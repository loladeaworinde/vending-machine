==> flow/design.v <==
module changecalculator(
    input clk,
    input reset,
    input go,
    input [8:0] change_amount,  
    output reg [3:0] changeDollars,  
    output reg [3:0] changeHalfDollars,  
    output reg [3:0] changeQuarters,  
    output reg [3:0] changeDimes,  
    output reg [3:0] changeNickels, 
    output reg [8:0] change,
    output reg done  
);
    always @(posedge clk) begin
        if (reset) begin
            changeDollars = 0;
            changeHalfDollars = 0;
            changeQuarters = 0;
            changeDimes = 0;
            changeNickels = 0;
            done = 0;
        end else if (go) begin
            change = change_amount;
            if (change >= 100) begin
                changeDollars = change / 100;
                change = change % 100;
            end
            if (change >= 50) begin
                changeHalfDollars = change / 50;
                change = change % 50;
            end
            if (change >= 25) begin
                changeQuarters = change / 25;
                change = change % 25;
            end
            if (change >= 10) begin
                changeDimes = change / 10;
                change = change % 10;
            end
            if (change >= 5) begin
                changeNickels = change / 5;
                change = change % 5;
            end
            if (change == 0)
                done = 1;
        end else begin
            changeDollars = 0;
            changeHalfDollars = 0;
            changeQuarters = 0;
            changeDimes = 0;
            changeNickels = 0;
            done = 0;
        end
    end
endmodule
Tool chain data of changecalculator
The steps from the RTL of changecalculator to its reports follow in flow order.
Line numbers count from 1 in the design file above.
{"block": "design", "top": "changecalculator", "clk_port": "clk", "cell_library": "sky130hd", "lib_corner": "tt_025C_1v80"}

After elaboration
Yosys after proc, flatten, opt, wreduce and memory -nomap, before mapping. Memory bits, and registers merged into a memory's read port (data or address), are not among the register bits. Print and check cells are not counted. Equal cells are merged and count once.
{"block": "op_classes", "cmp": 5, "n_reduce_logical": 3, "mux": 15, "div": 10, "bitwise": 2}
{"block": "op_table", "cell": "divider 9 x 7 -> 32 bit (second input constant)", "n": 1}
{"block": "op_table", "cell": "modulo 9 x 7 -> 32 bit (second input constant)", "n": 1}
{"block": "op_table", "cell": "divider 9 x 6 -> 32 bit (second input constant)", "n": 1}
{"block": "op_table", "cell": "modulo 9 x 6 -> 32 bit (second input constant)", "n": 1}
{"block": "op_table", "cell": "divider 9 x 5 -> 32 bit (second input constant)", "n": 1}
{"block": "op_table", "cell": "modulo 9 x 5 -> 32 bit (second input constant)", "n": 1}
{"block": "op_table", "cell": "2-to-1 mux 9 bit", "n": 15}
{"block": "op_table", "cell": "divider 9 x 4 -> 32 bit (second input constant)", "n": 1}
{"block": "op_table", "cell": "modulo 9 x 4 -> 32 bit (second input constant)", "n": 1}
{"block": "op_table", "cell": "divider 9 x 3 -> 32 bit (second input constant)", "n": 1}
{"block": "op_table", "cell": "modulo 9 x 3 -> 32 bit (second input constant)", "n": 1}
{"block": "op_table", "cell": ">= comparator 9 x 3 -> 1 bit (second input constant)", "n": 1}
{"block": "op_table", "cell": ">= comparator 9 x 4 -> 1 bit (second input constant)", "n": 1}
{"block": "op_table", "cell": ">= comparator 9 x 5 -> 1 bit (second input constant)", "n": 1}
{"block": "op_table", "cell": ">= comparator 9 x 6 -> 1 bit (second input constant)", "n": 1}
{"block": "op_table", "cell": ">= comparator 9 x 7 -> 1 bit (second input constant)", "n": 1}
{"block": "op_table", "cell": "zero test 9 bit", "n": 1}
{"block": "op_table", "cell": "NOT 1 bit", "n": 2}
{"block": "op_table", "cell": "AND reduction 2 bit", "n": 1}
{"block": "op_table", "cell": "OR reduction 2 bit", "n": 1}
{"block": "word_totals", "in_bits": 12, "ff_bits": 30}

Depth
Depth = most cells in a row (Yosys ltp): at word level without a register or memory, in the mapped netlist without a sequential cell, where the memories' decode and read muxes count.
{"block": "logic_depth", "word_depth": 21, "abc_area": 1, "mapped_depth": 146}

Netlist
Yosys stat after the flow's synthesis: flattened, memories mapped to cells. It holds for the ABC_AREA given above (unset counts as 0); a run with the other value may have another netlist.
Totals and module areas in this step are rounded.
{"block": "synth_totals", "ffs": 29, "mapped_cells": 1118, "sequential_area_um2": 671, "synth_area_um2": 7210, "buf_cells": 10}
{"block": "by_type", "cell": "sky130_fd_sc_hd__nand2_1", "n": 260}
{"block": "by_type", "cell": "sky130_fd_sc_hd__inv_1", "n": 162}
{"block": "by_type", "cell": "sky130_fd_sc_hd__nand2_2", "n": 93}
{"block": "by_type", "cell": "sky130_fd_sc_hd__nand3_1", "n": 108}
{"block": "by_type", "cell": "sky130_fd_sc_hd__nand2_4", "n": 39}
{"block": "by_type", "cell": "sky130_fd_sc_hd__dfxtp_1", "n": 20}
{"block": "by_type", "cell": "sky130_fd_sc_hd__nand3_2", "n": 31}
{"block": "by_type", "cell": "sky130_fd_sc_hd__edfxtp_1", "n": 9}
{"block": "by_type", "cell": "sky130_fd_sc_hd__nand3_4", "n": 15}
{"block": "by_type", "cell": "sky130_fd_sc_hd__xor2_1", "n": 30}
{"block": "by_type", "cell": "sky130_fd_sc_hd__nor2_1", "n": 67}
{"block": "by_type", "cell": "sky130_fd_sc_hd__nand4_1", "n": 36}
{"block": "by_type", "cell": "sky130_fd_sc_hd__ha_1", "n": 17}
{"block": "by_type", "cell": "sky130_fd_sc_hd__nor2_4", "n": 12}
{"block": "by_type", "cell": "sky130_fd_sc_hd__nand4_2", "n": 10}
{"block": "by_type", "cell": "sky130_fd_sc_hd__a21oi_1", "n": 24}
{"block": "by_type", "cell": "sky130_fd_sc_hd__nor2_8", "n": 6}
{"block": "by_type", "cell": "sky130_fd_sc_hd__inv_2", "n": 29}
Other cell types: 48; their cells: 150.

Timing after synthesis
OpenSTA on the mapped netlist: ideal clock, no wires. The path of least setup slack (recovery checks aside). Input and output delay are each 20% of the period. Register names are those of the netlist, which keeps one name where synthesis merged equal registers.
{"block": "synth_path", "kind": "input -> register", "from": "input port change_amount[6]", "to": "register done", "t_arrival_ns": 21.224, "t_required_ns": 35.030, "launch_ns": 7.020, "path_buffers": 4, "slack_ns": 13.806, "stages": 128, "delay_ns": 14.274, "setup_time_ns": 0.070, "clock_period_ns": 35.1, "period_less_setup_slack_ns": 21.294}
"delay_ns" = arrival - input delay + setup time.
"stages": output pins that drive a net of the path, with the launching flip-flop's if there is one; two outputs of one cell count as two.
"period_less_setup_slack_ns" is the clock period less the worst setup slack; recovery checks do not enter. This is arithmetic on one report: input and output delays are still those of the set period (20% each).
The rows between start and end are the longest chain of elaborated cells between them; the timing report does not say that the signal goes this way. Where chains are equally long, one stands for them.
Each line given opens the expression or statement behind the cell; cells for indexed reads and writes are added by Yosys, which also makes memories of some case tables.
A register here has more assigning lines than the two given.
{"block": "synth_between", "path_cell_list": "sky130_fd_sc_hd__nor2_1 > sky130_fd_sc_hd__nand2_2 > sky130_fd_sc_hd__inv_1 > sky130_fd_sc_hd__nor2_1 > sky130_fd_sc_hd__ha_1 > sky130_fd_sc_hd__nand3_1 > sky130_fd_sc_hd__nand2_2 > sky130_fd_sc_hd__nor2_8 > sky130_fd_sc_hd__nand2_4 > sky130_fd_sc_hd__nand2_2 > sky130_fd_sc_hd__nand2_2 > sky130_fd_sc_hd__nor2_2 > sky130_fd_sc_hd__nand4_2 > sky130_fd_sc_hd__nand2_4 > sky130_fd_sc_hd__inv_2 > sky130_fd_sc_hd__nand2_2 > sky130_fd_sc_hd__inv_1 > sky130_fd_sc_hd__nor2_1 > (+92 left out) > sky130_fd_sc_hd__nand2_2 > sky130_fd_sc_hd__nand2_2 > sky130_fd_sc_hd__nor2_4 > sky130_fd_sc_hd__nand3_4 > sky130_fd_sc_hd__xor2_1 > sky130_fd_sc_hd__ha_1 > sky130_fd_sc_hd__inv_1 > sky130_fd_sc_hd__nand3_2 > sky130_fd_sc_hd__nand3_2 > sky130_fd_sc_hd__nor2_4 > sky130_fd_sc_hd__nand2_2 > sky130_fd_sc_hd__nand2_1 > sky130_fd_sc_hd__nand2_1 > sky130_fd_sc_hd__nand2_1 > sky130_fd_sc_hd__nand3_1 > sky130_fd_sc_hd__nor2_1 > sky130_fd_sc_hd__nand2_1 > sky130_fd_sc_hd__a21oi_1", "elab_chain_cells": 21}
{"block": "synth_rtl", "item": "start, declared", "line_no": 5, "source": "input [8:0] change_amount,"}
{"block": "synth_rtl", "item": "modulo 9 x 7 -> 32 bit", "line_no": 26, "source": "change = change % 100;"}
{"block": "synth_rtl", "item": "2-to-1 mux 9 bit", "line_no": 24, "source": "if (change >= 100) begin"}
{"block": "synth_rtl", "item": "2-to-1 mux 9 bit", "line_no": 22, "source": "end else if (go) begin"}
{"block": "synth_rtl", "item": "2-to-1 mux 9 bit", "line_no": 15, "source": "if (reset) begin"}
{"block": "synth_rtl", "item": "modulo 9 x 6 -> 32 bit", "line_no": 30, "source": "change = change % 50;"}
{"block": "synth_rtl", "item": "2-to-1 mux 9 bit", "line_no": 28, "source": "if (change >= 50) begin"}
{"block": "synth_rtl", "item": "2-to-1 mux 9 bit", "line_no": 22}
{"block": "synth_rtl", "item": "(+7 left out)"}
{"block": "synth_rtl", "item": "2-to-1 mux 9 bit", "line_no": 22}
{"block": "synth_rtl", "item": "2-to-1 mux 9 bit", "line_no": 15}
{"block": "synth_rtl", "item": "modulo 9 x 3 -> 32 bit", "line_no": 42, "source": "change = change % 5;"}
{"block": "synth_rtl", "item": "2-to-1 mux 9 bit", "line_no": 40, "source": "if (change >= 5) begin"}
{"block": "synth_rtl", "item": "2-to-1 mux 9 bit", "line_no": 22}
{"block": "synth_rtl", "item": "2-to-1 mux 9 bit", "line_no": 15}
{"block": "synth_rtl", "item": "zero test 9 bit", "line_no": 44, "source": "if (change == 0)"}
{"block": "synth_rtl", "item": "end, assigned", "line_no": 45, "source": "done = 1;"}
{"block": "synth_rtl", "item": "end, assigned", "line_no": 52, "source": "done = 0;"}
{"block": "synth_rtl", "item": "end, declared", "line_no": 12, "source": "output reg done"}

Timing after layout
From the final timing report of run 1: the path of least setup slack in the routed layout; clock arrival at registers is part of the times.
{"block": "layout_path", "kind": "input -> register", "from": "input port change_amount[4]", "to": "register done", "launch_ns": 7.72, "t_required_ns": 38.81, "stages": 127, "slack_ns": 14.06, "path_buffers": 1, "clock_period_ns": 38.6, "setup_time_ns": 0.07, "t_arrival_ns": 24.75}
The rows between start and end are the longest chain of elaborated cells between them; the timing report does not say that the signal goes this way. Where chains are equally long, one stands for them.
A register here has more assigning lines than the two given.
{"block": "layout_between", "path_cell_list": "sky130_fd_sc_hd__clkdlybuf4s50_1 > sky130_fd_sc_hd__inv_2 > sky130_fd_sc_hd__nand2_2 > sky130_fd_sc_hd__inv_1 > sky130_fd_sc_hd__nor2_1 > sky130_fd_sc_hd__ha_1 > sky130_fd_sc_hd__nand3_1 > sky130_fd_sc_hd__nand2_2 > sky130_fd_sc_hd__nor2_8 > sky130_fd_sc_hd__nand2_4 > sky130_fd_sc_hd__nand2_2 > sky130_fd_sc_hd__nand2_2 > sky130_fd_sc_hd__nor2_2 > sky130_fd_sc_hd__nand4_2 > sky130_fd_sc_hd__nand2_4 > sky130_fd_sc_hd__inv_2 > sky130_fd_sc_hd__nand2_2 > sky130_fd_sc_hd__inv_1 > (+91 left out) > sky130_fd_sc_hd__nand2_2 > sky130_fd_sc_hd__nand2_2 > sky130_fd_sc_hd__nor2_4 > sky130_fd_sc_hd__nand3_4 > sky130_fd_sc_hd__xor2_1 > sky130_fd_sc_hd__ha_1 > sky130_fd_sc_hd__inv_1 > sky130_fd_sc_hd__nand3_2 > sky130_fd_sc_hd__nand3_2 > sky130_fd_sc_hd__nor2_4 > sky130_fd_sc_hd__nand2_2 > sky130_fd_sc_hd__nand2_1 > sky130_fd_sc_hd__nand2_1 > sky130_fd_sc_hd__nand2_1 > sky130_fd_sc_hd__nand3_1 > sky130_fd_sc_hd__nor2_1 > sky130_fd_sc_hd__nand2_1 > sky130_fd_sc_hd__a21oi_1", "elab_chain_cells": 21}
{"block": "layout_rtl", "item": "start, declared", "line_no": 5, "source": "input [8:0] change_amount,"}
{"block": "layout_rtl", "item": "modulo 9 x 7 -> 32 bit", "line_no": 26, "source": "change = change % 100;"}
{"block": "layout_rtl", "item": "2-to-1 mux 9 bit", "line_no": 24, "source": "if (change >= 100) begin"}
{"block": "layout_rtl", "item": "2-to-1 mux 9 bit", "line_no": 22, "source": "end else if (go) begin"}
{"block": "layout_rtl", "item": "2-to-1 mux 9 bit", "line_no": 15, "source": "if (reset) begin"}
{"block": "layout_rtl", "item": "modulo 9 x 6 -> 32 bit", "line_no": 30, "source": "change = change % 50;"}
{"block": "layout_rtl", "item": "2-to-1 mux 9 bit", "line_no": 28, "source": "if (change >= 50) begin"}
{"block": "layout_rtl", "item": "2-to-1 mux 9 bit", "line_no": 22}
{"block": "layout_rtl", "item": "(+7 left out)"}
{"block": "layout_rtl", "item": "2-to-1 mux 9 bit", "line_no": 22}
{"block": "layout_rtl", "item": "2-to-1 mux 9 bit", "line_no": 15}
{"block": "layout_rtl", "item": "modulo 9 x 3 -> 32 bit", "line_no": 42, "source": "change = change % 5;"}
{"block": "layout_rtl", "item": "2-to-1 mux 9 bit", "line_no": 40, "source": "if (change >= 5) begin"}
{"block": "layout_rtl", "item": "2-to-1 mux 9 bit", "line_no": 22}
{"block": "layout_rtl", "item": "2-to-1 mux 9 bit", "line_no": 15}
{"block": "layout_rtl", "item": "zero test 9 bit", "line_no": 44, "source": "if (change == 0)"}
{"block": "layout_rtl", "item": "end, assigned", "line_no": 45, "source": "done = 1;"}
{"block": "layout_rtl", "item": "end, assigned", "line_no": 52, "source": "done = 0;"}
{"block": "layout_rtl", "item": "end, declared", "line_no": 12, "source": "output reg done"}

Module changecalculator, platform sky130hd: 2 stored runs of the flow (Yosys, OpenROAD) with differing settings, in no particular order. Input and output delays are each 20% of the period that was set; the output load is 0.01 pF.
"clock_period_reached_ns" is the run's clock period less its worst setup slack. It is reckoned from that one timing run; input and output delays stay at 20% of the period that was set.
"critical_path_time_ns" = time allowed to the worst setup path (clock period - input delay - output delay, where it has them) - its slack; a late launch clock adds to it, a late capture clock takes from it.
The measured numbers are rounded.

{"run": "run 1", "settings": { "period_ns": 38.6, "CORE_UTILIZATION": 38, "PLACE_DENSITY": 0.63, "CELL_PAD_IN_SITES_GLOBAL_PLACEMENT": 0, "ABC_AREA": 1, "CTS_CLUSTER_SIZE": 31, "MIN_ROUTING_LAYER": "met1", "CAP_MARGIN": 20, "CORE_MARGIN": 2, "SLEW_MARGIN": 20 }, "results": { "synthesis_area_um2": 7210, "total_die_area_um2": 20100, "finalCellArea_um2": 7970, "worst_setup_slack_ns": 14.1, "total_negative_slack_ns": 0.000, "clock_period_reached_ns": 24.545, "critical_path_time_ns": 16.82, "worstPathKind": "input -> register" }}
{"run": "run 2", "settings": { "period_ns": 24.2, "CORE_UTILIZATION": 38, "SETUP_SLACK_MARGIN": 1.13, "CORE_ASPECT_RATIO": 1.05, "TNS_END_PERCENT": 100, "GPL_TIMING_DRIVEN": 0, "CTS_CLUSTER_SIZE": 51, "CTS_CLUSTER_DIAMETER": 69, "CAP_MARGIN": 20, "CORE_MARGIN": 2, "SLEW_MARGIN": 20 }, "results": { "synthesis_area_um2": 7790, "total_die_area_um2": 21700, "finalCellArea_um2": 11400, "worst_setup_slack_ns": 1.19, "total_negative_slack_ns": 0.000, "clock_period_reached_ns": 23.014, "critical_path_time_ns": 18.17, "worstPathKind": "input -> register" }}
