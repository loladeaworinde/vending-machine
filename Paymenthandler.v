==> flow/design.v <==
module Paymenthandler (
    input clk,           
    input reset,         
    input [2:0] coins,   
    input accumulator,
    output wire [8:0] total_amount  
);
    reg [8:0] total_amount_reg;
    reg [8:0] nickels_counter;
    reg [8:0] dimes_counter;
    reg [8:0] quarters_counter;
    reg [8:0] halfdollar_counter;
    reg [8:0] dollar_counter;
    always @(posedge clk or posedge reset) begin
        if (reset) begin
            total_amount_reg <= 0;
            quarters_counter <= 0;
            dimes_counter <= 0;
            nickels_counter <= 0;
            halfdollar_counter <= 0;
            dollar_counter <= 0;
        end else begin
        if (accumulator)begin
      case(coins)
             3'b001: nickels_counter <= nickels_counter + 1;
             3'b010: dimes_counter <= dimes_counter + 1;
             3'b011: quarters_counter <= quarters_counter + 1;
             3'b100: halfdollar_counter <= halfdollar_counter + 1;
             3'b101: dollar_counter <= dollar_counter + 1;
              endcase
           total_amount_reg <= (quarters_counter * 25) + (dimes_counter * 10) + (nickels_counter * 5) + (halfdollar_counter * 50) + (dollar_counter * 100);
           end else 
           total_amount_reg <= 0;
        end
    end
    assign total_amount = total_amount_reg;
endmodule
## Step by step through the tools: Paymenthandler

Tool output for the design above, in the order of the flow.
Lines are those of the file above, counted from 1.
Not given: --

| set-up | value |
|---|---|
| top module | Paymenthandler |
| clock | clk |
| library | sky130hd |
| library corner | tt_025C_1v80 |

## Word level

Counts by Yosys on the flattened word-level netlist (proc, flatten, opt, wreduce; memories kept). Register bits leave out memories and registers merged into their read ports (data or address); mux counts leave out enables and synchronous resets folded into registers. Print and check cells are left out. Cells with the same type and inputs are merged into one.

| cells by class | value |
|---|---|
| eq/ne operators | 5 |
| multiplexer cells | 1 |
| multiply operators | 5 |
| add/subtract/negate cells | 9 |
| reduce/logical cells | 5 |

Operators with widths:

| cell | count |
|---|---|
| 9-bit by 1-bit adder with 9-bit output with constant B | 5 |
| 9-bit by 5-bit multiplier with 7-bit output with constant B | 1 |
| 9-bit by 5-bit multiplier with 8-bit output with constant B | 1 |
| 9-bit by 5-bit multiplier with 9-bit output with constant B | 1 |
| 9-bit adder | 4 |
| 9-bit by 3-bit multiplier with 8-bit output with constant B | 1 |
| 9-bit by 3-bit multiplier with 9-bit output with constant B | 1 |
| 2-bit AND reduction | 5 |
| 9-bit two-way mux | 1 |
| 3-bit by 2-bit equality test with 1-bit output with constant B | 2 |
| 3-bit equality test with constant B | 2 |
| 3-bit by 1-bit equality test with 1-bit output with constant B | 1 |

| bit counts | value |
|---|---|
| elaborated cells | 31 |
| input port bits | 6 |
| bits in registers | 54 |
| output and inout port bits | 9 |

## Logic depth

Depth = most cells in a row (Yosys ltp): at word level without a register or memory, in the mapped netlist without a sequential cell, where the memories' decode and read muxes count.

| depth | value |
|---|---|
| depth in word-level cells | 6 |
| ABC_AREA | 1 |
| depth in mapped cells | 26 |

## After synthesis

Source: synth_stat.txt of the flow (Yosys; design flattened, memories mapped). It holds for the ABC_AREA given above (unset counts as 0); a run with the other value may have another netlist.
The area totals of this step are shown rounded.

Cell types:

| cell type | count |
|---|---|
| sky130_fd_sc_hd__dfrtp_1 | 50 |
| sky130_fd_sc_hd__ha_1 | 63 |
| sky130_fd_sc_hd__fa_1 | 34 |
| sky130_fd_sc_hd__inv_1 | 101 |
| sky130_fd_sc_hd__nand2_1 | 83 |
| sky130_fd_sc_hd__xor2_1 | 32 |
| sky130_fd_sc_hd__xnor2_1 | 18 |
| sky130_fd_sc_hd__nor2_1 | 24 |
| sky130_fd_sc_hd__nand3_1 | 17 |
| sky130_fd_sc_hd__nand3b_1 | 6 |
| sky130_fd_sc_hd__a21oi_1 | 7 |
| sky130_fd_sc_hd__nand4_1 | 4 |
| sky130_fd_sc_hd__nor2_4 | 2 |
| sky130_fd_sc_hd__nor3_2 | 2 |
| sky130_fd_sc_hd__o21ai_0 | 4 |
| sky130_fd_sc_hd__nor3_4 | 1 |
| sky130_fd_sc_hd__inv_2 | 4 |
| sky130_fd_sc_hd__nor2_2 | 2 |

Not listed: further types 10, cells in them 10.

| synthesis totals | value |
|---|---|
| area of sequential cells | 0.00125 mm² |
| cells in the netlist | 464 |
| buffer cells | 1 |
| flip-flop cells | 50 |
| synthesis area | 0.00432 mm² |

## Timing after synthesis

Source: OpenSTA report_checks on the synthesized netlist (no wires, ideal clock, input and output delay 20% of the period each), path of least setup slack; recovery checks are left aside. Register names are those of the netlist, which keeps one name where synthesis merged equal registers.

| path post-synthesis | value |
|---|---|
| path type | register to register |
| start | register dimes_counter[3] |
| end | register total_amount_reg[8] |
| delay of the path | 4.955 ns |
| required time | 7.281 ns |
| slack | 2.445 ns |
| stages | 21 |
| arrival time | 4.836 ns |
| period | 7.4 ns |
| period reached after synthesis | 4.955 ns |

"delay of the path" is the arrival time less input delay plus setup time.
"stages" counts driving pins, that of a launching flip-flop among them; a cell with two outputs on the path counts twice.
"period reached after synthesis" = period - worst setup slack (recovery checks aside). The figure is calculated, with input and output delays left at 20% of the set period.
Between the ends stands the longest chain of elaborated cells between them, by number of cells; it is not shown to be the way that was timed. Of several equally long chains one is given.
A line is the first line of the expression or statement that the cell stems from. Yosys adds cells for indexed reads and writes and turns some case tables into memories.
At most two assigning lines are given for a register; there are more.

| between the ends, post-synthesis | value |
|---|---|
| path through | sky130_fd_sc_hd__dfrtp_1 -> sky130_fd_sc_hd__ha_1 -> sky130_fd_sc_hd__ha_1 -> sky130_fd_sc_hd__inv_1 -> sky130_fd_sc_hd__fa_1 -> sky130_fd_sc_hd__inv_1 -> sky130_fd_sc_hd__ha_1 -> sky130_fd_sc_hd__fa_1 -> sky130_fd_sc_hd__fa_1 -> sky130_fd_sc_hd__fa_1 -> sky130_fd_sc_hd__inv_1 -> sky130_fd_sc_hd__fa_1 -> sky130_fd_sc_hd__inv_1 -> sky130_fd_sc_hd__ha_1 -> sky130_fd_sc_hd__a21o_1 -> sky130_fd_sc_hd__a31oi_1 -> sky130_fd_sc_hd__nor2_1 -> sky130_fd_sc_hd__nor2_1 -> sky130_fd_sc_hd__o21bai_1 -> sky130_fd_sc_hd__a21oi_1 -> sky130_fd_sc_hd__nor2_1 |
| cells in the longest elaborated chain | 6 |

Ends and longest elaborated chain, post-synthesis:

| what | line | RTL |
|---|---|---|
| from (decl) | 10 | `reg [8:0] dimes_counter;` |
| from (assign) | 18 | `dimes_counter <= 0;` |
| from (assign) | 26 | `3'b010: dimes_counter <= dimes_counter + 1;` |
| 9-bit by 3-bit multiplier with 8-bit output | 31 | `total_amount_reg <= (quarters_counter * 25) + (dimes_counter * 10) + (nickels_counter * 5) + (halfdollar_count ...` |
| 9-bit adder x4 | 31 |  |
| 9-bit two-way mux | 23 | `if (accumulator)begin` |
| to (assign) | 16 | `total_amount_reg <= 0;` |
| to (assign) | 31 |  |
| to (decl) | 8 | `reg [8:0] total_amount_reg;` |

## Worst path after layout

From the final timing report of record 1: the path of least setup slack in the routed layout; clock arrival at registers is part of the times.

| path after layout | value |
|---|---|
| path type | register to register |
| start | register dimes_counter[3] |
| end | register total_amount_reg[8] |
| slack | -0.17 ns |
| stages | 22 |
| period | 4.72 ns |
| arrival time | 5.12 ns |
| required time | 4.95 ns |

Between the ends stands the longest chain of elaborated cells between them, by number of cells; it is not shown to be the way that was timed. Of several equally long chains one is given.
At most two assigning lines are given for a register; there are more.

| between the ends, after layout | value |
|---|---|
| path through | sky130_fd_sc_hd__dfrtp_1 -> sky130_fd_sc_hd__ha_1 -> sky130_fd_sc_hd__ha_2 -> sky130_fd_sc_hd__inv_2 -> sky130_fd_sc_hd__fa_2 -> sky130_fd_sc_hd__inv_2 -> sky130_fd_sc_hd__ha_4 -> sky130_fd_sc_hd__fa_1 -> sky130_fd_sc_hd__fa_1 -> sky130_fd_sc_hd__fa_1 -> sky130_fd_sc_hd__inv_1 -> sky130_fd_sc_hd__fa_1 -> sky130_fd_sc_hd__inv_2 -> sky130_fd_sc_hd__ha_4 -> sky130_fd_sc_hd__a21o_1 -> sky130_fd_sc_hd__a31oi_4 -> sky130_fd_sc_hd__nor2_1 -> sky130_fd_sc_hd__nor2_1 -> sky130_fd_sc_hd__o21bai_1 -> sky130_fd_sc_hd__nand3_1 -> sky130_fd_sc_hd__nand2_1 -> sky130_fd_sc_hd__nor2_1 |
| cells in the longest elaborated chain | 6 |

Ends and longest elaborated chain, after layout:

| what | line | RTL |
|---|---|---|
| from (decl) | 10 | `reg [8:0] dimes_counter;` |
| from (assign) | 18 | `dimes_counter <= 0;` |
| from (assign) | 26 | `3'b010: dimes_counter <= dimes_counter + 1;` |
| 9-bit by 3-bit multiplier with 8-bit output | 31 | `total_amount_reg <= (quarters_counter * 25) + (dimes_counter * 10) + (nickels_counter * 5) + (halfdollar_count ...` |
| 9-bit adder x4 | 31 |  |
| 9-bit two-way mux | 23 | `if (accumulator)begin` |
| to (assign) | 16 | `total_amount_reg <= 0;` |
| to (assign) | 31 |  |
| to (decl) | 8 | `reg [8:0] total_amount_reg;` |

Data sheet: physical implementation of Paymenthandler

Measured results for Paymenthandler: 2 stored runs of the Yosys and OpenROAD flow on sky130hd. The settings differ; the order carries no meaning. The constraints put input and output delay at 20% of the set period each and load the outputs with 0.01 pF.
"period reached" is the run's clock period less its worst setup slack. It is reckoned from that one timing run; input and output delays stay at 20% of the period that was set.
Measured values are rounded.
Settings: - = not set for that run.

| item | record 1 | record 2 |
|---|---|---|
| period_ns | 4.72 | 5.29 |
| CORE_UTILIZATION | 29 | 42 |
| PLACE_DENSITY_LB_ADDON | 0.3 | - |
| CELL_PAD_IN_SITES_DETAIL_PLACEMENT | 0 | - |
| TNS_END_PERCENT | 85 | - |
| ABC_AREA | 1 | - |
| GPL_ROUTABILITY_DRIVEN | 0 | 0 |
| CTS_CLUSTER_SIZE | 99 | - |
| CAP_MARGIN | 25 | 20 |
| SLEW_MARGIN | 0 | 20 |
| CORE_MARGIN | 2 | 2 |
| PLACE_DENSITY | - | 0.89 |
| post-route utilization | 0.353 | 0.48 |
| die outline area (mm²) | 0.0159 | 0.0105 |
| worst hold slack after layout (ns) | 0.491 | 0.498 |
| period reached (ns) | 4.893 | 5.155 |
| setup slack of the critical path (ns) | -0.173 | 0.135 |
| Yosys chip area after synthesis (mm²) | 0.00432 | 0.00406 |
